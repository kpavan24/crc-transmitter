==> flow/design.v <==
module task2 #(parameter x=32)			 
  ( output reg [15:0]r,
   output reg [25:0]data_out,
   output reg done,
             input  data,start,clk);
  reg [7:0]b;
  always@(posedge clk or posedge start)
    begin
      if(start) begin r<=16'hFFFF;b<=1'b0;done<=1'b0;end
      else if(~done) begin
        r[0]<=data+r[15];
        r[1]<=r[0];
        r[2]<=data+r[1]+r[15];
        r[14:3]<=r[13:2];
        r[15]<=r[14]+r[15]+data;
        b<=b+1;
        if(b>=23)
          begin
            data_out[(x-b+2)*2]<=r[5]^r[4]^r[3]^r[2];
            data_out[(x-b+2)*2+1]<=r[5]^r[4]^r[2];
          end
        if(b==x-1) 
          begin
            done<=1'b1;                       
          end
      end
      else
        begin
          data_out[25]<=r[15]^r[14]^r[12];
          data_out[24]<=r[15]^r[14]^r[13]^r[12];
          data_out[5]<=r[5]^r[4]^r[2];
          data_out[4]<=r[5]^r[4]^r[3]^r[2];
          data_out[3]<=r[4]^r[3]^r[1];
          data_out[2]<=r[4]^r[3]^r[2]^r[1];
          data_out[1]<=r[3]^r[2]^r[0];
          data_out[0]<=r[3]^r[2]^r[1]^r[0];
        end
    end
endmodule
module task3#(parameter x =32, k=4)(output reg [2*x-1:0]fec,
                                    output reg done,
                                    output reg [3:0]r,
                              input data,start,clk);
  reg [7:0] b;
  always@(posedge clk or posedge start)
    begin
      if(start) begin r<=0;b<=2*x+2;done<=1'b0;fec<=0;end
      else if(~done)
        begin
          if(b!=2)begin r[0]<=data;
            r[3:1]<=r[2:0];end
          fec[b-2]<=r[3]^r[2]^r[1]^r[0];
          fec[b-1]<=r[3]^r[2]^r[0];
          b<=b-2;
          if(b==2) done<=1'b1;
        end
    end
endmodule
module interleaver_4byte (
  input [7:0] byte0,		
  input [7:0] byte1,
  input [7:0] byte2,
  input [7:0] byte3, 
  output [7:0] out0,
  output [7:0] out1,
  output [7:0] out2,
  output [7:0] out3
  );
  assign out3 = {byte3[7:6],byte2[7:6],byte1[7:6],byte0[7:6]};
  assign out2 = {byte3[5:4],byte2[5:4],byte1[5:4],byte0[5:4]};
  assign out1 = {byte3[3:2],byte2[3:2],byte1[3:2],byte0[3:2]};
  assign out0 = {byte3[1:0],byte2[1:0],byte1[1:0],byte0[1:0]};
endmodule
module interleaver (output [95:0] data_out,
             input [95:0] data_in);
  interleaver_4byte IL1 (data_in[31:24],data_in[23:16],data_in[15:8],data_in[7:0],data_out[31:24],data_out[23:16],data_out[15:8],data_out[7:0]);
  interleaver_4byte IL2 (data_in[63:56],data_in[55:48],data_in[47:40],data_in[39:32],data_out[63:56],data_out[55:48],data_out[47:40],data_out[39:32]);
  interleaver_4byte IL3 (data_in[95:88],data_in[87:80],data_in[79:72],data_in[71:64],data_out[95:88],data_out[87:80],data_out[79:72],data_out[71:64]);
endmodule
module task4_2(output [95:0] yout,  
               output done,
              input data,start,clk);
  wire [15:0]r;
  wire [3:0] last4_data;
  wire [25:0] data_out;
  wire [63:0] fec1;
  wire [95:0] fec2;
  wire done1;
  wire [5:0]b;
  task2 T2_2(r,data_out,done1,data,start,clk);
  task3 T3_2(fec1,done,last4_data,data,start,clk);
  interleaver I1(yout,fec2);
  assign b[5]=r[15]^last4_data[2]^last4_data[1];
  assign b[4]=r[15]^last4_data[2]^last4_data[1]^last4_data[0];
  assign b[3]=r[14]^last4_data[1]^last4_data[0];
  assign b[2]=r[15]^r[14]^last4_data[1]^last4_data[0];
  assign b[1]=r[15]^r[13]^last4_data[0];
  assign b[0]=r[15]^r[14]^r[13]^last4_data[0];  
  assign fec2={fec1,b,data_out};
endmodule
Step by step through the tools: task4_2
Tool output for the design above, in the order of the flow.
Lines are those of the file above, counted from 1.
Cell names lack the library's common part.
{ "inputs": {"top_module": "task4_2", "clock": "clk", "lib": "sky130hd", "pvt_corner": "tt_025C_1v80"} }

Word-level counts
Counts by Yosys on the flattened word-level netlist (proc, flatten, opt, wreduce; memories kept). Register bits leave out memories and registers merged into their read ports (data or address). Print and check cells are left out. Cells with the same type and inputs are merged into one.
{ "word_totals": {"output_inout_bits": 97, "input_bits": 3, "reg_bits": 128, "wordCells": 99} }
{ "op_classes": {"logic": 45, "n_shift": 8, "n_mux": 13, "add_sub_neg": 15, "compare": 1, "n_eq": 3, "n_reduce_logical": 4} }
{ "op_table": {"columns": ["cell", "count"], "rows": [
  ["negator 32 -> 33 bit", 4],
  ["variable shift 1 x 33 -> 64 bit", 2],
  ["variable shift 1 x 33 -> 64 bit with constant A", 2],
  ["AND 64 bit", 2],
  ["bitwise OR 64 bit", 2],
  ["inverter 64 bit", 2],
  ["variable shift 1 x 33 -> 26 bit", 2],
  ["variable shift 1 x 33 -> 26 bit with constant A", 2],
  ["AND 26 bit", 2],
  ["bitwise OR 26 bit", 2],
  ["inverter 26 bit", 2],
  ["adder 32 x 1 -> 32 bit with constant B", 1],
  ["adder 31 x 2 -> 31 bit with constant B", 1],
  ["bitwise XOR 1 bit", 30],
  ["two-way mux 26 bit", 1],
  ["two-way mux 1 bit", 12],
  ["subtractor 6 x 8 -> 9 bit with constant A", 1],
  ["subtractor 8 x 1 -> 9 bit with constant B", 1],
  ["subtractor 8 x 2 -> 9 bit with constant B", 1],
  ["adder 8 x 1 -> 8 bit with constant B", 1],
  ["equality test 8 x 2 -> 1 bit with constant B", 1],
  ["!= test 8 x 2 -> 1 bit with constant B", 1],
  [">= comparator 8 x 5 -> 1 bit with constant B", 1],
  ["equality test 8 x 5 -> 1 bit with constant B", 1],
  ["adder 1 bit", 5],
  ["AND reduction 2 bit", 2],
  ["inverter 1 bit", 3],
  ["AND reduction 3 bit", 1],
  ["nonzero test 2 bit", 1]
]} }

Depth
Depth = most cells in a row (Yosys ltp): at word level without a register or memory, in the mapped netlist without a sequential cell, where the memories' decode and read muxes count.
{ "depth": {"depth_word": 11, "ABC_AREA": 0, "ltp_mapped": 24, "depth_no_buf": 22} }

Netlist
Source: synth_stat.txt of the flow (Yosys; design flattened, memories mapped). It holds for the ABC_AREA given above (unset counts as 0); a run with the other value may have another netlist.
{ "by_type": {"columns": ["type", "count", "type_area_um2"], "rows": [
  ["dfrtp_1", 83, 2.08E+03],
  ["mux2_2", 99, 1.11E+03],
  ["edfxtp_1", 26, 780.749],
  ["dfstp_2", 18, 472.954],
  ["xnor2_1", 42, 367.853],
  ["nand2_1", 90, 337.824],
  ["ha_1", 25, 312.8],
  ["nor2_1", 79, 296.534],
  ["xor2_1", 24, 210.202],
  ["nand3_1", 28, 140.134],
  ["nor4_1", 21, 131.376],
  ["clkbuf_1", 31, 116.362],
  ["nand4_1", 16, 100.096],
  ["o21ai_0", 20, 100.096],
  ["nor3_1", 19, 95.091],
  ["mux2i_1", 9, 90.086],
  ["inv_1", 21, 78.826],
  ["nand2b_1", 12, 75.072]
]} }
Not listed: further types 57, cells in them 149.
{ "synth_totals": {"buffers": 38, "mapped_cells": 812, "ffs": 127, "synth_area_um2": 8041.5, "seqArea_um2": 3330.7} }
The figures by module come from a second, unflattened synthesis with its own total; it is not the netlist above.
{ "hier_totals": {"cells_unflattened": 883, "area_unflattened_um2": 9082.5} }
Each row is one instance without its submodules.
{ "modules": {"columns": ["module", "cells", "mod_seq_area_um2", "mod_area_um2", "instances"], "rows": [
  ["task3", 426, 1904.3, 4489.3, 1],
  ["task2", 350, 1426.4, 3768.6, 1],
  ["interleaver_4byte", 32, 0.0, 240.2, 3],
  ["task4_2", 11, 0.0, 103.8, 1],
  ["interleaver", 0, 0.0, 0.0, 1]
]} }

Path before layout
Source: OpenSTA report_checks on the synthesized netlist (no wires, ideal clock, input and output delay 20% of the period each), path of least setup slack; recovery checks are left aside. Register names are those of the netlist, which keeps one name where synthesis merged equal registers.
{ "synth_path": {"kind": "flip-flop to flip-flop", "start": "register T2_2.b[0]", "end": "register T2_2.data_out[18]", "slack_ns": 2.709, "required_ns": 7.978, "setup_time_ns": 0.262, "stages": 20, "path_buffers": 1, "launch_ns": 0.000, "path_delay_ns": 5.530, "t_arrival_ns": 5.268, "tclk_ns": 8.24, "synth_period_reached_ns": 5.531} }
"path_delay_ns" is the arrival time less input delay plus setup time.
"stages": output pins that drive a net of the path, with the launching flip-flop's if there is one; two outputs of one cell count as two.
"synth_period_reached_ns" = period - worst setup slack (recovery checks aside). The figure is calculated, with input and output delays left at 20% of the set period.
Where a signal picks the word or bit written, the line may be left out of the assigning lines.
{ "synth_between": {"path_cell_list": "dfrtp_1 inv_1 ha_1 or3b_2 o21ai_1 xnor2_1 and3_1 inv_1 ha_1 and3_1 a32o_1 a31o_2 or2_2 clkbuf_1 o2111ai_1 or4b_2 o41ai_1 nand4_1 nor4_1 mux2_1"} }
{ "synth_lines": {"columns": ["item", "line_no", "rtl"], "rows": [
  ["start, declared", 6, "reg [7:0]b;"],
  ["start, assigned", 9, "if(start) begin r<=16'hFFFF;b<=1'b0;done<=1'b0;end"],
  ["start, assigned", 16, "b<=b+1;"],
  ["end, declared", 3, "output reg [25:0]data_out,"]
]} }
Chain of elaborated cells between the ends: none given.

Timing after layout
From the final timing report of flow run 1: the path of least setup slack in the routed layout; clock arrival at registers is part of the times.
{ "layout_path": {"kind": "flip-flop to flip-flop", "start": "register T2_2.b[0]", "end": "register T2_2.data_out[22]", "setup_time_ns": 0.24, "required_ns": 3.59, "tclk_ns": 3.4, "path_buffers": 2, "launch_ns": 0.43, "stages": 19, "t_arrival_ns": 5.13, "slack_ns": -1.54} }
Where a signal picks the word or bit written, the line may be left out of the assigning lines.
{ "layout_between": {"path_cell_list": "dfrtp_1 buf_6 or4_4 o31a_1 a21oi_2 and3_4 inv_1 ha_4 and3_4 a32o_1 a31o_2 or2_4 a41o_1 or4_4 a22oi_4 nand4_1 buf_6 nor4_4 mux2_4"} }
{ "layout_lines": {"columns": ["item", "line_no", "rtl"], "rows": [
  ["start, declared", 6, "reg [7:0]b;"],
  ["start, assigned", 9, "if(start) begin r<=16'hFFFF;b<=1'b0;done<=1'b0;end"],
  ["start, assigned", 16, "b<=b+1;"],
  ["end, declared", 3, "output reg [25:0]data_out,"]
]} }
Chain of elaborated cells between the ends: none given.

Ticket comment

Top module task4_2; platform sky130hd; tools Yosys and OpenROAD; 2 stored runs in no particular order. Input and output delays are each 20% of the period that was set; the output load is 0.01 pF.
"achieved clock period (ns)" is the run's clock period less its worst setup slack. It is reckoned from that one timing run; input and output delays stay at 20% of the period that was set.
"worst setup path time (ns)" means the part of the period allowed to the worst setup path (the constraints hold back 20% at inputs and 20% at outputs) less its slack; where the path has registers, the arrival times of their clocks count too.
By "finish__power__total" is meant OpenSTA's value without simulated activity: inputs other than the clock are taken to toggle once in ten clock periods, and the tool carries that through the logic.

settings of flow run 1
{
  "period_ns": 3.4,
  "CORE_UTILIZATION": 44,
  "PLACE_DENSITY_LB_ADDON": 0.24,
  "HOLD_SLACK_MARGIN": 0.06,
  "CELL_PAD_IN_SITES_DETAIL_PLACEMENT": 0,
  "ABC_AREA": 0,
  "CTS_CLUSTER_DIAMETER": 367,
  "SLEW_MARGIN": 40,
  "MIN_ROUTING_LAYER": "met1",
  "CAP_MARGIN": 20,
  "CORE_MARGIN": 2
}
report of flow run 1
yosys chip area after synthesis (um^2): 8041.5
finish__design__die__area: 19373.9
finish__design__instance__area__stdcell: 12361.9
finish__design__instance__utilization: 0.6882
finish__timing__setup__ws: -1.538
finish__timing__setup__tns: -36.962
finish__timing__hold__ws: 0.502
finish__power__total: 5.064e-03
achieved clock period (ns): 4.938
worst setup path time (ns): 4.94
worst setup path kind: flip-flop to flip-flop

settings of flow run 2
{
  "period_ns": 7.17,
  "CORE_UTILIZATION": 70,
  "PLACE_DENSITY_LB_ADDON": 0.25,
  "CORE_ASPECT_RATIO": 1.15,
  "CORE_MARGIN": 8,
  "CELL_PAD_IN_SITES_GLOBAL_PLACEMENT": 2,
  "TNS_END_PERCENT": 75,
  "ABC_AREA": 0,
  "GPL_TIMING_DRIVEN": 1,
  "CTS_CLUSTER_DIAMETER": 105,
  "CAP_MARGIN": 35,
  "SLEW_MARGIN": 20
}
report of flow run 2: did not finish, place, FLW-0024
